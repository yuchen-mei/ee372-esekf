==> flow/design.v <==
module wishbone_ctl #(
    parameter DATAPATH = 256
) (
    input  logic                wb_clk_i,
    input  logic                wb_rst_i,
    input  logic                wbs_stb_i,
    input  logic                wbs_cyc_i,
    input  logic                wbs_we_i,
    input  logic          [3:0] wbs_sel_i,
    input  logic         [31:0] wbs_dat_i,
    input  logic         [31:0] wbs_adr_i,
    output logic                wbs_ack_o,
    output logic         [31:0] wbs_dat_o,
    output logic                wbs_debug,
    output logic                wbs_fsm_start,
    input  logic                wbs_fsm_done,
    output logic                wbs_mem_we,
    output logic                wbs_mem_re,
    output logic         [11:0] wbs_mem_addr,
    output logic [DATAPATH-1:0] wbs_mem_wdata,
    input  logic [DATAPATH-1:0] wbs_mem_rdata
);
    localparam WBS_DEBUG_ADDR     = 32'h30000000;
    localparam WBS_FSM_START_ADDR = 32'h30000004;
    localparam WBS_FSM_DONE_ADDR  = 32'h30000008;
    localparam WBS_MEM_MASK       = 32'hFFFF0000;
    localparam WBS_MEM_ADDR       = 32'h30010000;
    localparam DATA_MEM_MASK      = 12'h800;
    localparam DATA_MEM_ADDR      = 12'h000;
    localparam TEXT_MEM_MASK      = 12'he00;
    localparam TEXT_MEM_ADDR      = 12'h800;
    typedef enum logic [2:0] {
        STANDBY    = 3'd0,
        MEM_READ1  = 3'd1,
        MEM_READ2  = 3'd2,
        MEM_READ3  = 3'd3,
        MEM_READ4  = 3'd4,
        MEM_WRITE1 = 3'd5,
        MEM_WRITE2 = 3'd6,
        MEM_WRITE3 = 3'd7
    } wb_ctrl_state_t;
    wb_ctrl_state_t state;
    wb_ctrl_state_t next_state;
    logic                wbs_req;
    logic                wbs_mem_write;
    logic                wbs_mem_read;
    logic                mem_rdata_shift;
    logic                mem_wdata_shift;
    logic                wbs_fsm_done_rd;
    logic         [31:0] wbs_adr_r1;
    logic         [31:0] wbs_adr_r2;
    logic [DATAPATH-1:0] mem_write_data;
    logic [DATAPATH-1:0] mem_write_data_shifted;
    logic [DATAPATH-1:0] mem_read_data;
    logic [DATAPATH-1:0] mem_read_data_shifted;
    assign wbs_req         = wbs_stb_i & wbs_cyc_i;
    assign wbs_mem_write   = wbs_req & wbs_we_i;
    assign wbs_mem_read    = wbs_req & !wbs_we_i;
    assign wbs_fsm_done_rd = (wbs_adr_r1 == WBS_FSM_DONE_ADDR);
    always_ff @(posedge wb_clk_i) begin
        if (wb_rst_i) state <= STANDBY;
        else          state <= next_state;
    end
    always_comb begin
        next_state      = state;
        wbs_mem_we      = 0;
        wbs_mem_re      = 0;
        wbs_mem_addr    = 0;
        wbs_ack_o       = 0;
        mem_wdata_shift = 0;
        mem_rdata_shift = 0;
        case (state)
            STANDBY: begin
                if (wbs_mem_write & ((wbs_adr_i & WBS_MEM_MASK) == WBS_MEM_ADDR))
                    next_state  = MEM_WRITE1;
                else if (wbs_mem_write)
                    next_state  = MEM_WRITE3;
                if (wbs_mem_read & ((wbs_adr_i & WBS_MEM_MASK) == WBS_MEM_ADDR))
                    next_state  = MEM_READ1;
                else if (wbs_mem_read)
                    next_state  = MEM_READ4;
            end
            MEM_READ1: begin
                next_state      = MEM_READ2;
                wbs_mem_re      = 1;
                wbs_mem_addr    = wbs_adr_r1[13:2];
            end
            MEM_READ2: begin
                next_state      = MEM_READ3;
            end
            MEM_READ3: begin
                next_state      = MEM_READ4;
                mem_rdata_shift = 1;
            end
            MEM_READ4: begin
                next_state      = STANDBY;
                wbs_ack_o       = 1'b1;
            end
            MEM_WRITE1: begin
                next_state      = MEM_WRITE2;
                mem_wdata_shift = 1;
            end
            MEM_WRITE2: begin
                next_state      = STANDBY;
                wbs_mem_we      = 1;
                wbs_mem_addr    = wbs_adr_r2[13:2];
                wbs_ack_o       = 1'b1;
            end
            MEM_WRITE3: begin
                next_state      = STANDBY;
                wbs_ack_o       = 1'b1;
            end
        endcase
    end
    always_ff @(posedge wb_clk_i) begin
        if (wb_rst_i)
            wbs_debug <= 0;
        else if (wbs_mem_write & (wbs_adr_i == WBS_DEBUG_ADDR))
            wbs_debug <= wbs_dat_i[0];
    end
    always_ff @(posedge wb_clk_i) begin
        if (wb_rst_i)
            wbs_fsm_start <= 0;
        else if (wbs_mem_write & (wbs_adr_i == WBS_FSM_START_ADDR))
            wbs_fsm_start <= wbs_dat_i[0];
        else
            wbs_fsm_start <= 0;
    end
    always_ff @(posedge wb_clk_i) begin
        if (wb_rst_i)
            mem_write_data <= 32'b0;
        else if (wbs_mem_write && ((wbs_adr_i & WBS_MEM_MASK) == WBS_MEM_ADDR))
            mem_write_data <= wbs_dat_i;
    end
    always_ff @(posedge wb_clk_i) begin
        if (wb_rst_i)
            mem_write_data_shifted <= 32'b0;
        else if (mem_wdata_shift & ((wbs_adr_r1[13:2] & DATA_MEM_MASK) == DATA_MEM_ADDR))
            mem_write_data_shifted <= mem_write_data << {wbs_adr_r1[4:2], 5'b0};
        else if (mem_wdata_shift)
            mem_write_data_shifted <= mem_write_data;
    end
    always_ff @(posedge wb_clk_i) begin
        if (wb_rst_i)
            mem_read_data <= 32'b0;
        else if (state == MEM_READ2)
            mem_read_data <= wbs_mem_rdata;
    end
    always_ff @(posedge wb_clk_i) begin
        if (wb_rst_i)
            mem_read_data_shifted <= 32'b0;
        else if (mem_rdata_shift & ((wbs_adr_r2[13:2] & DATA_MEM_MASK) == DATA_MEM_ADDR))
            mem_read_data_shifted <= mem_read_data >> {wbs_adr_r2[4:2], 5'b0};
        else if (mem_rdata_shift)
            mem_read_data_shifted <= mem_read_data;
    end
    always_ff @(posedge wb_clk_i) begin
        if (wb_rst_i) begin
            wbs_adr_r1 <= 0;
            wbs_adr_r2 <= 0;
        end else begin
            wbs_adr_r1 <= wbs_adr_i;
            wbs_adr_r2 <= wbs_adr_r1;
        end
    end
    assign wbs_mem_wdata = mem_write_data_shifted;
    assign wbs_dat_o     = wbs_fsm_done_rd ? wbs_fsm_done : mem_read_data_shifted;
endmodule
# [From RTL to reports: wishbone_ctl]
# The steps from the RTL of wishbone_ctl to its reports follow in flow order.
# Line numbers count from 1 in the design file above.
# Operators carry their Yosys type and port widths (W data, S select, Z words).
# Cell names lack the library's common part.
# The mark n/a stands for no value.
[inputs] top_module="wishbone_ctl" clock_port="wb_clk_i" cell_library="sky130hd" corner="tt_025C_1v80"

# [Word level]
# Counts by Yosys on the flattened word-level netlist (proc, flatten, opt, wreduce; memories kept). Register bits leave out memories and registers merged into their read ports (data or address). Print and check cells are left out. Cells with the same type and inputs are merged into one.
[bits] regBits=627 in_bits=330 word_cells=64
[classes] n_eq=12 shift=2 n_mux=16 n_logic=10 reduce_logical=15
[op_table] cell="$mux W256" count=2
[op_table] cell="$shr A256 B8 Y32" count=1
[op_table] cell="$shl A32 B8 Y256" count=1
[op_table] cell="$eq A32 B30 Y1 const B" count=3
[op_table] cell="$mux W32" count=3
[op_table] cell="$pmux W12 S3" count=1
[op_table] cell="$reduce_or A7 Y1" count=4
[op_table] cell="$logic_not A12 Y1" count=2
[op_table] cell="$pmux W3 S6" count=1
[op_table] cell="$eq A16 B14 Y1 const B" count=1
[op_table] cell="$eq A3 B3 Y1 const B" count=4
[op_table] cell="$mux W3" count=4
[op_table] cell="$pmux W1 S2" count=5
[op_table] cell="$and A1 B1 Y1" count=9
[op_table] cell="$eq A3 B2 Y1 const B" count=2
[op_table] cell="$reduce_or A6 Y1" count=1
[op_table] cell="$ne A5 B5 Y1 const B" count=1
[op_table] cell="$reduce_or A5 Y1" count=1
[op_table] cell="$reduce_bool A2 Y1" count=2
[op_table] cell="$eq A3 B1 Y1 const B" count=1
[op_table] cell="$logic_not A3 Y1" count=1
[op_table] cell="$reduce_or A3 Y1" count=1
[op_table] cell="$reduce_or A2 Y1" count=1
[op_table] cell="$logic_and A1 B1 Y1" count=1
[op_table] cell="$not A1 Y1" count=1
[op_table] cell="$logic_not A1 Y1" count=1

# [Depth]
# Depth = most cells in a row (Yosys ltp): at word level without a register or memory, in the mapped netlist without a sequential cell, where the memories' decode and read muxes count.
[depth] ltp_word=7 abc_area=0 ltp_mapped=9

# [After synthesis]
# The flow's flattened synthesis, as Yosys stat reports it; memories are mapped. The netlist is that of the ABC_AREA named above (0 if unset); the other value can give another one.
# Totals and module areas in this step are rounded.
[types] cell="dfxtp_1" count=630 type_area_um2=1.26E+04
[types] cell="mux2i_1" count=258 type_area_um2=2.58E+03
[types] cell="nor2_1" count=519 type_area_um2=1.95E+03
[types] cell="o21a_1" count=224 type_area_um2=1.68E+03
[types] cell="mux4_2" count=64 type_area_um2=1.44E+03
[types] cell="o21ai_0" count=236 type_area_um2=1.18E+03
[types] cell="nand2_1" count=283 type_area_um2=1.06E+03
[types] cell="clkbuf_1" count=253 type_area_um2=949.661
[types] cell="nor2b_1" count=78 type_area_um2=487.968
[types] cell="mux2_2" count=33 type_area_um2=371.606
[types] cell="a21oi_1" count=64 type_area_um2=320.307
[types] cell="buf_6" count=26 type_area_um2=292.781
[types] cell="o211ai_1" count=33 type_area_um2=247.738
[types] cell="a22oi_1" count=32 type_area_um2=240.23
[types] cell="o31ai_1" count=31 type_area_um2=232.723
[types] cell="nand2b_1" count=36 type_area_um2=225.216
[types] cell="nand4_1" count=35 type_area_um2=218.96
[types] cell="buf_2" count=16 type_area_um2=80.077
# Other cell types: 21; their cells: 52.
[mapped] stdcells=2903 yosys_area_um2=26520 sequential_area_um2=12610 ff_cells=630

# [Worst setup path after synthesis]
# OpenSTA on the mapped netlist: ideal clock, no wires. The path of least setup slack (recovery checks aside). Input and output delay are each 20% of the period. Register names are those of the netlist, which keeps one name where synthesis merged equal registers.
[synth_path] path_kind="reg-to-output" from="register state" to="output wbs_mem_addr[11]" clock_period_ns=2.34 launch_ns=0.000 arrival_time_ns=1.889 t_required_ns=1.872 slack_ns=-0.017 delay_ns=1.889 stages=7 path_buffers=2 synth_period_reached_ns=2.357
# "delay_ns" = arrival - input delay + setup time.
# At an output port there is no setup time.
# "stages": output pins that drive a net of the path, with the launching flip-flop's if there is one; two outputs of one cell count as two.
# "synth_period_reached_ns" is the clock period less the worst setup slack; recovery checks do not enter. This is arithmetic on one report: input and output delays are still those of the set period (20% each).
# An end named without its bit number is one bit of that signal or, where synthesis recoded a state register, one of its new flip-flops.
[synth_via] path_cell_list="dfxtp_1 -> clkbuf_1 -> or3_1 -> nor4_1 -> clkbuf_1 -> nand2_1 -> o21ai_0"
[synth_lines] item="start: declaration" line_no=42 text="wb_ctrl_state_t state;"
[synth_lines] item="start: assignment" line_no=61 text="if (wb_rst_i) state <= STANDBY;"
[synth_lines] item="start: assignment" line_no=62 text="else          state <= next_state;"
[synth_lines] item="end: declaration" line_no=19 text="output logic         [11:0] wbs_mem_addr,"
# No chain of elaborated cells between the ends is given.

# [Worst path after layout]
# From the final timing report of record 2: the path of least setup slack in the routed layout; clock arrival at registers is part of the times.
[layout_path] path_kind="reg-to-output" from="register wbs_adr_r1[18]" to="output wbs_dat_o[0]" clock_period_ns=3.67 launch_ns=0.59 arrival_time_ns=2.83 t_required_ns=2.94 slack_ns=0.11 stages=7 path_buffers=2
# Between the ends stands the longest chain of elaborated cells between them, by number of cells; it is not shown to be the way that was timed. Of several equally long chains one is given.
# A line is the first line of the expression or statement that the cell stems from. Yosys adds cells for indexed reads and writes and turns some case tables into memories.
[layout_via] path_cell_list="dfxtp_1 -> nor4_1 -> nand4_1 -> nor3_2 -> buf_12 -> mux2_2 -> clkdlybuf4s50_1" elab_chain_len=2 cone_cells=2
[layout_lines] item="start: declaration" line_no=50 text="logic         [31:0] wbs_adr_r1;"
[layout_lines] item="start: assignment" line_no=159 text="wbs_adr_r1 <= 0;"
[layout_lines] item="start: assignment" line_no=162 text="wbs_adr_r1 <= wbs_adr_i;"
[layout_lines] item="$eq A32 B30 Y1" line_no=59 text="assign wbs_fsm_done_rd = (wbs_adr_r1 == WBS_FSM_DONE_ADDR);"
[layout_lines] item="$mux W32" line_no=167 text="assign wbs_dat_o     = wbs_fsm_done_rd ? wbs_fsm_done : mem_read_data_shifted;"
[layout_lines] item="end: declaration" line_no=13 text="output logic         [31:0] wbs_dat_o,"

Memo
Re: implementation data of wishbone_ctl

wishbone_ctl through Yosys and OpenROAD on sky130hd: 2 stored runs, unordered, with their settings and measured results. The constraints put input and output delay at 20% of the set period each and load the outputs with 0.01 pF.
"achieved clock period" means the clock period less the worst setup slack. The figure is calculated, with input and output delays left at 20% of the set period.
By "worst setup path time" is meant the share of the clock period that the worst setup path is allowed (20% is reserved at inputs, 20% at outputs), minus its slack. Clock arrival times at its registers enter into it.
By "power" is meant OpenSTA's value without simulated activity: inputs other than the clock are taken to toggle once in ten clock periods, and the tool carries that through the logic.
The measured numbers are rounded.
[record 1] settings: period_ns=3.85, CORE_UTILIZATION=71, SETUP_SLACK_MARGIN=0.61, PLACE_DENSITY_LB_ADDON=0.14, HOLD_SLACK_MARGIN=0.02, CORE_ASPECT_RATIO=0.67, TNS_END_PERCENT=65, ABC_AREA=0, GPL_TIMING_DRIVEN=0, GPL_ROUTABILITY_DRIVEN=0, CTS_CLUSTER_SIZE=79, CTS_CLUSTER_DIAMETER=351, SLEW_MARGIN=35, CAP_MARGIN=20, CORE_MARGIN=2
[record 1] result: did not finish, placement stopped with FLW-0024
[record 2] settings: period_ns=3.67, CAP_MARGIN=20, CORE_MARGIN=2, CORE_UTILIZATION=40, SLEW_MARGIN=20
[record 2] result: chip area after synthesis (Yosys) 26520 µm², die area 68390 µm², standard-cell area of the final layout 35520 µm², utilization 54.0 %, worst setup slack after layout 0.108 ns, total negative slack 0.000 ns, worst hold slack 0.450 ns, power 14750 uW, achieved clock period 3.562 ns, worst setup path time 2.83 ns, worst setup path kind reg-to-output
