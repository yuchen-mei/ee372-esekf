==> flow/design.v <==
module regfile #(
    parameter DATA_WIDTH = 32,
    parameter ADDR_WIDTH = 5,
    parameter DEPTH      = 32
) (
    input  logic                  clk,
    input  logic                  rst_n,
    input  logic                  wen,
    input  logic [ADDR_WIDTH-1:0] addr_w,
    input  logic [DATA_WIDTH-1:0] data_w,
    input  logic [ADDR_WIDTH-1:0] addr_r1,
    output logic [DATA_WIDTH-1:0] data_r1,
    input  logic [ADDR_WIDTH-1:0] addr_r2,
    output logic [DATA_WIDTH-1:0] data_r2,
    input  logic [ADDR_WIDTH-1:0] addr_r3,
    output logic [DATA_WIDTH-1:0] data_r3
);
    logic [DEPTH-1:0][DATA_WIDTH-1:0] regs;
    assign data_r1 = (addr_r1 == 0) ? 0 :
                     (wen & (addr_w == addr_r1)) ? data_w : regs[addr_r1];
    assign data_r2 = (addr_r2 == 0) ? 0 :
                     (wen & (addr_w == addr_r2)) ? data_w : regs[addr_r2];
    assign data_r3 = (addr_r3 == 0) ? 0 :
                     (wen & (addr_w == addr_r3)) ? data_w : regs[addr_r3];
    always_ff @(posedge clk) begin
        if (~rst_n) begin
            regs <= '0;
        end
        else if (wen) begin
            regs[addr_w] <= data_w;
        end
    end
endmodule
; ---- Reports on regfile
; The steps from the RTL of regfile to its reports follow in flow order.
; Line numbers count from 1 in the design file above.
; Operators carry their Yosys type and port widths (W data, S select, Z words).
; A cell with - has no value.
[inputs]
top_module = regfile
clock_port = clk
cell_library = sky130hd
pvt_corner = tt_025C_1v80

; ---- Word-level counts
; Yosys after proc, flatten, opt, wreduce and memory -nomap, before mapping. Enables and synchronous resets that opt folds into registers are not counted as muxes. Memory bits, and registers merged into a memory's read port (data or address), are not among the register bits. Print and check cells are not counted. Equal cells are merged and count once.
[word_totals]
regBits = 1024
in_bits = 55
out_inout_bits = 96
word_cells = 25
[op_classes]
n_addsub = 1
eq_ne = 3
shifts = 5
muxes = 6
logic = 6
n_reduce_logical = 3
[ops]
columns = cell, n
row1 = $shiftx A1024 B11 Y32, 3
row2 = $and A1024 B1024 Y1024, 1
row3 = $or A1024 B1024 Y1024, 1
row4 = $not A1024 Y1024, 1
row5 = $shift A32 B33 Y1024, 1
row6 = $shift A32 B33 Y1024 const A, 1
row7 = $mux W32, 6
row8 = $neg A10 Y33, 1
row9 = $eq A5 B5 Y1, 3
row10 = $logic_not A5 Y1, 3
row11 = $and A1 B1 Y1, 3

; ---- Logic depth
; Depth = most cells in a row (Yosys ltp): at word level without a register or memory, in the mapped netlist without a sequential cell, where the memories' decode and read muxes count.
[logic_depth]
word_depth = 5
ABC_AREA = 0
mapped_depth = 13
mapped_depth_nobuf = 9

; ---- After synthesis
; Source: synth_stat.txt of the flow (Yosys; design flattened, memories mapped). It holds for the ABC_AREA given above (unset counts as 0); a run with the other value may have another netlist.
; The area totals of this step are shown rounded.
[by_type]
columns = cell_type, n, area_total_um2
row1 = sky130_fd_sc_hd__dfxtp_1, 1024, 2.05E+04
row2 = sky130_fd_sc_hd__mux4_2, 505, 1.14E+04
row3 = sky130_fd_sc_hd__mux2i_1, 597, 5.98E+03
row4 = sky130_fd_sc_hd__nand2_1, 1583, 5.94E+03
row5 = sky130_fd_sc_hd__a21boi_0, 779, 5.85E+03
row6 = sky130_fd_sc_hd__clkbuf_1, 608, 2.28E+03
row7 = sky130_fd_sc_hd__a221oi_1, 253, 2.22E+03
row8 = sky130_fd_sc_hd__a21boi_1, 245, 1.84E+03
row9 = sky130_fd_sc_hd__nand3_1, 367, 1.84E+03
row10 = sky130_fd_sc_hd__o21ai_0, 283, 1.42E+03
row11 = sky130_fd_sc_hd__buf_2, 148, 740.71
row12 = sky130_fd_sc_hd__a22oi_1, 90, 675.648
row13 = sky130_fd_sc_hd__a221o_1, 49, 490.47
row14 = sky130_fd_sc_hd__a211o_1, 45, 394.128
row15 = sky130_fd_sc_hd__a211oi_1, 47, 352.838
row16 = sky130_fd_sc_hd__a21oi_1, 65, 325.312
row17 = sky130_fd_sc_hd__buf_4, 36, 270.259
row18 = sky130_fd_sc_hd__nor2b_1, 43, 269.008
; Not listed: further types 39, cells in them 402.
[synth_totals]
mapped_cells = 7169
mapped_area_um2 = 65400
seq_area_um2 = 20500
flip_flops = 1024
buf_cells = 860

; ---- Path before layout
; OpenSTA on the mapped netlist: ideal clock, no wires. The path of least setup slack (recovery checks aside). Input and output delay are each 20% of the period. Register names are those of the netlist, which keeps one name where synthesis merged equal registers.
[synth_timing]
path_kind = input -> output
start = input port addr_r2[1]
end = output port data_r2[0]
tclk_ns = 4.83
in_delay_ns = 0.966
out_delay_ns = 0.966
launch_ns = 0.966
arrival_ns = 2.841
required_ns = 3.864
path_slack_ns = 1.023
delay_ns = 1.875
path_stages = 7
path_buffers = 3
synth_period_reached_ns = 3.807
; "delay_ns" = arrival - input delay + setup time.
; At an output port there is no setup time.
; "path_stages" counts driving pins, that of a launching flip-flop among them; a cell with two outputs on the path counts twice.
; "synth_period_reached_ns" is the clock period less the worst setup slack; recovery checks do not enter. This is arithmetic on one report: input and output delays are still those of the set period (20% each).
; The rows between start and end are the longest chain of elaborated cells between them; the timing report does not say that the signal goes this way. Where chains are equally long, one stands for them.
; Each line given opens the expression or statement behind the cell; cells for indexed reads and writes are added by Yosys, which also makes memories of some case tables.
[synth_between]
path_cell_list = sky130_fd_sc_hd__buf_2 > sky130_fd_sc_hd__buf_2 > sky130_fd_sc_hd__buf_1 > sky130_fd_sc_hd__mux4_2 > sky130_fd_sc_hd__mux4_2 > sky130_fd_sc_hd__nor2b_1 > sky130_fd_sc_hd__a211o_1
elab_chain_len = 4
cone_cells = 6
lines_between = 2
cone_classes = eq/ne (1); shift (1); mux (2); logic (1); reduce/logical (1)
[synth_lines]
columns = element, line_no
row1 = from (decl), 13  ; input  logic [ADDR_WIDTH-1:0] addr_r2,
row2 = $eq A5 B5 Y1, 22  ; (wen & (addr_w == addr_r2)) ? data_w : regs[addr_r2];
row3 = $and A1 B1 Y1, 22
row4 = $mux W32, 22
row5 = $mux W32, 21  ; assign data_r2 = (addr_r2 == 0) ? 0 :
row6 = to (decl), 14  ; output logic [DATA_WIDTH-1:0] data_r2,

; ---- Path in the finished layout
; Path of least setup slack in the final report of flow run 2 (OpenROAD, finished layout, wires in). Where an end is a register, its clock arrival counts in the times.
[layout_timing]
path_kind = input -> output
start = input port addr_r1[1]
end = output port data_r1[23]
tclk_ns = 5.11
in_delay_ns = 1.02
out_delay_ns = 1.02
launch_ns = 1.02
arrival_ns = 4.12
required_ns = 4.09
path_slack_ns = -0.03
path_stages = 9
path_buffers = 4
; The rows between start and end are the longest chain of elaborated cells between them; the timing report does not say that the signal goes this way. Where chains are equally long, one stands for them.
[layout_between]
path_cell_list = sky130_fd_sc_hd__clkbuf_8 > sky130_fd_sc_hd__and2_4 > sky130_fd_sc_hd__buf_12 > sky130_fd_sc_hd__a221oi_1 > sky130_fd_sc_hd__o21ai_0 > sky130_fd_sc_hd__buf_4 > sky130_fd_sc_hd__a21oi_1 > sky130_fd_sc_hd__a211o_1 > sky130_fd_sc_hd__clkdlybuf4s50_1
elab_chain_len = 4
cone_cells = 6
lines_between = 2
cone_classes = eq/ne (1); shift (1); mux (2); logic (1); reduce/logical (1)
[layout_lines]
columns = element, line_no
row1 = from (decl), 11  ; input  logic [ADDR_WIDTH-1:0] addr_r1,
row2 = $eq A5 B5 Y1, 20  ; (wen & (addr_w == addr_r1)) ? data_w : regs[addr_r1];
row3 = $and A1 B1 Y1, 20
row4 = $mux W32, 20
row5 = $mux W32, 19  ; assign data_r1 = (addr_r1 == 0) ? 0 :
row6 = to (decl), 12  ; output logic [DATA_WIDTH-1:0] data_r1,

==> runs of regfile <==
Module regfile, platform sky130hd: 2 stored runs of the flow (Yosys, OpenROAD) with differing settings, in no particular order. Input and output delays are each 20% of the period that was set; the output load is 0.01 pF.
"achieved_period_ns" means the clock period less the worst setup slack. The figure is calculated, with input and output delays left at 20% of the set period.
By "worst_path_time_ns" is meant the share of the clock period that the worst setup path is allowed (20% is reserved at inputs, 20% at outputs), minus its slack. Clock arrival times at its registers enter into it.
"design_power_uw" rests on the timing tool's default activity at the inputs, not on a simulated workload.
The measured numbers are rounded.

# flow run 1
==> flow/run.sh <==
#!/bin/bash
# the make line also repeats the synthesis and layout settings of config.mk as NAME=value (left out here)
make -C /OpenROAD-flow-scripts/flow DESIGN_CONFIG=/design/flow/config.mk WORK_HOME=/design/flow/orfs CLKGATE_MAP_FILE= finish
==> flow/config.mk <==
export PLATFORM = sky130hd
export DESIGN_NAME = regfile
export DESIGN_NICKNAME = regfile
export VERILOG_FILES = /design/flow/design.v
export SDC_FILE = /design/flow/constraint.sdc
export NUM_CORES = 4
export LEC_CHECK = 0
export CAP_MARGIN = 10
export CELL_PAD_IN_SITES_DETAIL_PLACEMENT = 2
export CORE_ASPECT_RATIO = 1.57
export CORE_MARGIN = 2
export CORE_UTILIZATION = 38
export CTS_CLUSTER_SIZE = 27
export MAX_ROUTING_LAYER = met5
export PLACE_DENSITY_LB_ADDON = 0.06
export SETUP_SLACK_MARGIN = -0.09
export SLEW_MARGIN = 25
==> flow/constraint.sdc <==
create_clock -name core_clock -period 2.81 [get_ports {clk}]
set_input_delay 0.5620 -clock core_clock [delete_from_list [all_inputs] [get_ports {clk}]]
set_output_delay 0.5620 -clock core_clock [all_outputs]
set_load 0.01 [all_outputs]

==> flow run 1: results <==
outcome="stopped before the end: routing reported GRT-0232"

# flow run 2
==> flow/run.sh <==
#!/bin/bash
# the make line also repeats the synthesis and layout settings of config.mk as NAME=value (left out here)
make -C /OpenROAD-flow-scripts/flow DESIGN_CONFIG=/design/flow/config.mk WORK_HOME=/design/flow/orfs CLKGATE_MAP_FILE= finish
==> flow/config.mk <==
export PLATFORM = sky130hd
export DESIGN_NAME = regfile
export DESIGN_NICKNAME = regfile
export VERILOG_FILES = /design/flow/design.v
export SDC_FILE = /design/flow/constraint.sdc
export NUM_CORES = 4
export LEC_CHECK = 0
export CAP_MARGIN = 20
export CORE_MARGIN = 2
export CORE_UTILIZATION = 40
export SLEW_MARGIN = 20
==> flow/constraint.sdc <==
create_clock -name core_clock -period 5.11 [get_ports {clk}]
set_input_delay 1.0220 -clock core_clock [delete_from_list [all_inputs] [get_ports {clk}]]
set_output_delay 1.0220 -clock core_clock [all_outputs]
set_load 0.01 [all_outputs]

==> flow run 2: results <==
timing.setup.ws_ns=-0.034
timing.hold.ws_ns=0.482
final_setup_tns_ns=-0.051
synth_area_um2=65400
worst_path_time_ns=3.10
worst_path_kind="input -> output"
design_power_uw=20600
achieved_period_ns=5.144
die_area_um2=167000
final_util_frac=0.473
finalCellArea_um2=76900
