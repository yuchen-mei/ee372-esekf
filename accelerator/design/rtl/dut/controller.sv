==> flow/design.v <==
module controller #(
    parameter INPUT_FIFO_WIDTH     = 16,
    parameter ADDR_WIDTH           = 12,
    parameter INSTR_MEM_ADDR_WIDTH = 8,
    parameter DATA_MEM_ADDR_WIDTH  = 12,
    parameter NUM_CONFIGS          = 5,
    parameter CONFIG_DATA_WIDTH    = 16,
    parameter CONFIG_ADDR_WIDTH    = $clog2(NUM_CONFIGS)
) (
    input  logic                            clk,
    input  logic                            rst_n,
    input  logic                            wbs_debug,
    input  logic                            wbs_fsm_start,
    output logic                            wbs_fsm_done,
    input  logic     [INPUT_FIFO_WIDTH-1:0] params_fifo_dout,
    output logic                            params_fifo_deq,
    input  logic                            params_fifo_empty_n,
    input  logic                            instr_wen,
    input  logic                            input_wen,
    input  logic                            output_wb_ren,
    output logic                            instr_full_n,
    output logic                            input_full_n,
    output logic                            output_empty_n,
    output logic [INSTR_MEM_ADDR_WIDTH-1:0] instr_wadr,
    output logic  [DATA_MEM_ADDR_WIDTH-1:0] input_wadr,
    output logic  [DATA_MEM_ADDR_WIDTH-1:0] output_wb_radr,
    input  logic           [ADDR_WIDTH-1:0] mem_addr,
    input  logic                            mem_read,
    input  logic                            mem_write,
    output logic                            mat_inv_en,
    input  logic                            mat_inv_out_vld,
    output logic                            mvp_core_en
);
    localparam IO_ADDR     = 12'ha00;
    localparam INVMAT_ADDR = 12'ha02;
    logic [CONFIG_DATA_WIDTH-1:0] config_r[NUM_CONFIGS-1:0];
    logic        [ADDR_WIDTH-1:0] instr_max_wadr_c;
    logic        [ADDR_WIDTH-1:0] input_max_wadr_c;
    logic        [ADDR_WIDTH-1:0] input_wadr_offset;
    logic        [ADDR_WIDTH-1:0] output_max_adr_c;
    logic        [ADDR_WIDTH-1:0] output_radr_offset;
    logic      [2-1:0] state_r;
    logic [CONFIG_ADDR_WIDTH-1:0] config_adr_r;
    logic        [ADDR_WIDTH-1:0] instr_wadr_r;
    logic        [ADDR_WIDTH-1:0] input_wadr_r;
    logic        [ADDR_WIDTH-1:0] output_wbadr_r;
    assign instr_wadr     = instr_wadr_r;
    assign input_wadr     = input_wadr_r[3+:DATA_MEM_ADDR_WIDTH];
    assign output_wb_radr = output_wbadr_r[3+:DATA_MEM_ADDR_WIDTH];
    assign params_fifo_deq = ~wbs_debug & (state_r == 0            ) & params_fifo_empty_n;
    assign instr_full_n    = ~wbs_debug & (state_r == 1    ) & (instr_wadr_r <= instr_max_wadr_c);
    assign input_full_n    = ~wbs_debug & (state_r == 3) & (input_wadr_r <= input_wadr_offset + input_max_wadr_c);
    assign output_empty_n  = ~wbs_debug & (state_r == 3) & (output_wbadr_r <= output_radr_offset + output_max_adr_c);
    assign wbs_fsm_done = (state_r == 3);
    always @(posedge clk) begin
        if (~rst_n) begin
            state_r        <= 0;
            config_adr_r   <= 0;
            instr_wadr_r   <= 0;
            input_wadr_r   <= 0;
            output_wbadr_r <= 0;
            mat_inv_en     <= 0;
            mvp_core_en    <= 0;
        end
        else begin
            if (state_r == 0) begin
                if (params_fifo_empty_n) begin
                    config_r[config_adr_r] <= params_fifo_dout;
                    config_adr_r <= config_adr_r + 1;
                    if (config_adr_r == NUM_CONFIGS - 1) begin
                        state_r <= 1; 
                    end
                end
                if (wbs_debug && wbs_fsm_start) begin
                    state_r     <= 2;
                    mvp_core_en <= 1;
                end
            end
            else if (state_r == 1) begin
                instr_wadr_r    <= (instr_wen && instr_wadr_r <= instr_max_wadr_c) ? 
                    instr_wadr_r + 1 : instr_wadr_r;
                if (instr_wadr_r == instr_max_wadr_c + 1) begin
                    state_r     <= 2;
                    mvp_core_en <= 1;
                end
            end
            else if (state_r == 2) begin
                if (mem_write && (mem_addr == IO_ADDR)) begin
                    state_r        <= 3;
                    mvp_core_en    <= 0;
                    input_wadr_r   <= input_wadr_offset;
                    output_wbadr_r <= output_radr_offset;
                end
                else if (mem_write && (mem_addr == INVMAT_ADDR)) begin
                    mvp_core_en    <= 0;
                    mat_inv_en     <= 1;
                end
                else if (mat_inv_en && mat_inv_out_vld) begin
                    mvp_core_en    <= 1;
                    mat_inv_en     <= 0;
                end
            end
            else if (state_r == 3) begin
                input_wadr_r    <= (input_wen && input_full_n) ? input_wadr_r + 8 : input_wadr_r;
                output_wbadr_r  <= (output_wb_ren && output_empty_n) ? output_wbadr_r + 8 : output_wbadr_r;
                if ((input_wadr_r >= input_wadr_offset + input_max_wadr_c) && 
                    (output_wbadr_r >= output_radr_offset + output_max_adr_c)) begin
                    state_r     <= 2;
                    mvp_core_en <= 1;
                end
                if (wbs_debug && wbs_fsm_start) begin
                    state_r     <= 2;
                    mvp_core_en <= 1;
                end
            end
        end
    end
    assign instr_max_wadr_c   = config_r[0];
    assign input_max_wadr_c   = config_r[1];
    assign input_wadr_offset  = config_r[2];
    assign output_max_adr_c   = config_r[3];
    assign output_radr_offset = config_r[4];
endmodule
Tool chain data of controller
Tool output for the design above, in the order of the flow.
Lines are those of the file above, counted from 1.
Cell names lack the library's common part.
The mark -- stands for no value.

design
  top module = controller
  clock input = clk
  cell library = sky130hd
  library corner = tt_025C_1v80

After elaboration
Yosys after proc, flatten, opt, wreduce and memory -nomap, before mapping. Memory bits, and registers merged into a memory's read port (data or address), are not among the register bits. Print and check cells are not counted. Equal cells are merged and count once.
Memory sizes are those after Yosys's memory passes, which may raise the word count (mostly to a power of two), join words into wider ones and drop unused or constant bits.

bit counts
  bits in writable memories = 128
  cells after elaboration = 109
  register bits after elaboration = 43
  bits of input ports = 39
  memory cells = 1

memories
  memory    depth  bits a word  line  text
  config_r  8      16           36    logic [CONFIG_DATA_WIDTH-1:0] config_r[NUM_CONFIGS-1:0];

operators by class
  order comparisons = 5
  add/sub/neg operators = 7
  muxes and demuxes = 41
  reductions and logical operators = 21
  equality and inequality tests = 16
  bitwise operators = 11

operators by type and width
  kind                                                    count
  two-way mux 12 bit                                      8
  two-way mux 16 bit                                      3
  less-or-equal comparator 12 bit                         3
  adder 12 bit                                            2
  >= comparator 12 bit                                    2
  == test 12 bit (second input constant)                  2
  adder 12 x 4 -> 12 bit (second input constant)          2
  two-way mux 2 bit                                       11
  AND reduction 5 bit                                     4
  two-way mux 1 bit                                       16
  adder 12 x 1 -> 13 bit (second input constant)          1
  == test 12 x 13 -> 1 bit                                1
  adder 12 x 1 -> 12 bit (second input constant)          1
  inequality test 3 x 1 -> 1 bit (second input constant)  3
  two-way mux 3 bit                                       3
  logical AND 1 bit                                       8
  nonzero test 4 bit                                      2
  bitwise AND 1 bit                                       7
  inequality test 3 x 2 -> 1 bit (second input constant)  2
  inequality test 6 x 3 -> 1 bit (second input constant)  1
  AND reduction 6 bit                                     1
  nonzero test 5 bit                                      1
  NOT 1 bit                                               4
  inequality test 2 x 1 -> 1 bit (second input constant)  2
  == test 2 bit (second input constant)                   2
  nonzero test 2 bit                                      2
  inequality test 4 x 3 -> 1 bit (second input constant)  1
  adder 3 x 1 -> 3 bit (second input constant)            1

Other operator kinds: 5; their cells: 5.

Logic depth
Depth = most cells in a row (Yosys ltp): at word level without a register or memory, in the mapped netlist without a sequential cell, where the memories' decode and read muxes count.

depth
  depth in word-level cells = 9
  ABC_AREA = 0
  depth in mapped cells = 21

After synthesis
Source: synth_stat.txt of the flow (Yosys; design flattened, memories mapped). It holds for the ABC_AREA given above (unset counts as 0); a run with the other value may have another netlist.
Totals and module areas in this step are rounded.

mapped netlist
  flip-flop cells = 105
  sequential area = 0.0027 sq mm
  standard cells after synthesis = 681
  mapped area = 0.00672 sq mm

cell types
  type      count  area in all (sq um)
  edfxtp_1  60     1.8E+03
  dfxtp_1   45     900.864
  ha_1      64     800.768
  nand2_1   68     255.245
  buf_4     32     240.23
  xnor2_1   25     218.96
  and3_1    24     150.144
  nor2_1    35     131.376
  mux2i_1   13     130.125
  inv_1     34     127.622
  o21ai_1   25     125.12
  a21oi_1   24     120.115
  xor2_1    13     113.859
  a21o_1    15     112.608
  a22o_1    12     105.101
  nand3_1   20     100.096
  a21boi_1  11     82.579
  and2_1    12     75.072

Other cell types: 56; their cells: 149.

Path before layout
Source: OpenSTA report_checks on the synthesized netlist (no wires, ideal clock, input and output delay 20% of the period each), path of least setup slack; recovery checks are left aside. Register names are those of the netlist, which keeps one name where synthesis merged equal registers.

timing path post-synthesis
  kind = reg2out
  start point = mem config_r[4][1]
  end point = out output_empty_n
  period = 5.69 ns
  time at the first pin = 0.000 ns
  path delay = 3.313 ns
  arrival = 3.313 ns
  slack = 1.239 ns
  external output delay = 1.138 ns
  path buffers = 0
  driving pins on the path = 15
  synthesis period reached = 4.451 ns

"path delay" is the arrival time less input delay plus setup time.
A path that ends at an output port has no setup time.
"driving pins on the path": output pins that drive a net of the path, with the launching flip-flop's if there is one; two outputs of one cell count as two.
"synthesis period reached" is the clock period less the worst setup slack; recovery checks do not enter. This is arithmetic on one report: input and output delays are still those of the set period (20% each).
The rows between start and end are the longest chain of elaborated cells between them; the timing report does not say that the signal goes this way. Where chains are equally long, one stands for them.
Each line given opens the expression or statement behind the cell; cells for indexed reads and writes are added by Yosys, which also makes memories of some case tables.
The chain passes a memory read, where the word-level depth is cut; so it can be longer than that depth.

between the ends, post-synthesis
  cell sequence = edfxtp_1 ha_1 a21o_1 a21o_1 a21oi_2 o21ai_1 and4_1 a2111oi_4 a21oi_1 xnor2_1 ha_1 and4_2 a221o_1 o22ai_1 nor2b_1
  length of the longest elaborated chain = 4
  elaborated cells between the ends (all ways) = 4

ends and longest elaborated chain, post-synthesis
  what                             line  text
  start: declaration               36    logic [CONFIG_DATA_WIDTH-1:0] config_r[NUM_CONFIGS-1:0];
  memory read (8 x 16 bit)         36
  adder 12 bit                     53    assign output_empty_n  = ~wbs_debug & (state_r == 3) & (output_wbadr_r <= output_radr_offset + output_max_adr_ ...
  less-or-equal comparator 12 bit  53
  bitwise AND 1 bit                53
  end: declaration                 23    output logic                            output_empty_n,

--- runs ---
controller through Yosys and OpenROAD on sky130hd: 2 stored runs, unordered, with their settings. The constraints put input and output delay at 20% of the set period each and load the outputs with 0.01 pF.
A setting shown as n/a is not set for that run.

name                                record 1  record 2
period_ns                           2.93      6.41
CORE_UTILIZATION                    48        67
PLACE_DENSITY_LB_ADDON              0.02      0.25
CORE_ASPECT_RATIO                   1.21      n/a
CELL_PAD_IN_SITES_GLOBAL_PLACEMENT  2         0
CELL_PAD_IN_SITES_DETAIL_PLACEMENT  2         2
GPL_TIMING_DRIVEN                   0         n/a
GPL_ROUTABILITY_DRIVEN              0         n/a
CTS_CLUSTER_SIZE                    67        n/a
CAP_MARGIN                          20        20
CORE_MARGIN                         2         2
SLEW_MARGIN                         20        20
SETUP_SLACK_MARGIN                  n/a       0.04
MAX_ROUTING_LAYER                   n/a       met5

Record 1: not finished: clock tree synthesis ended with error DPL-0033
Record 2: not finished: placement ended with error DPL-0033
--- end ---
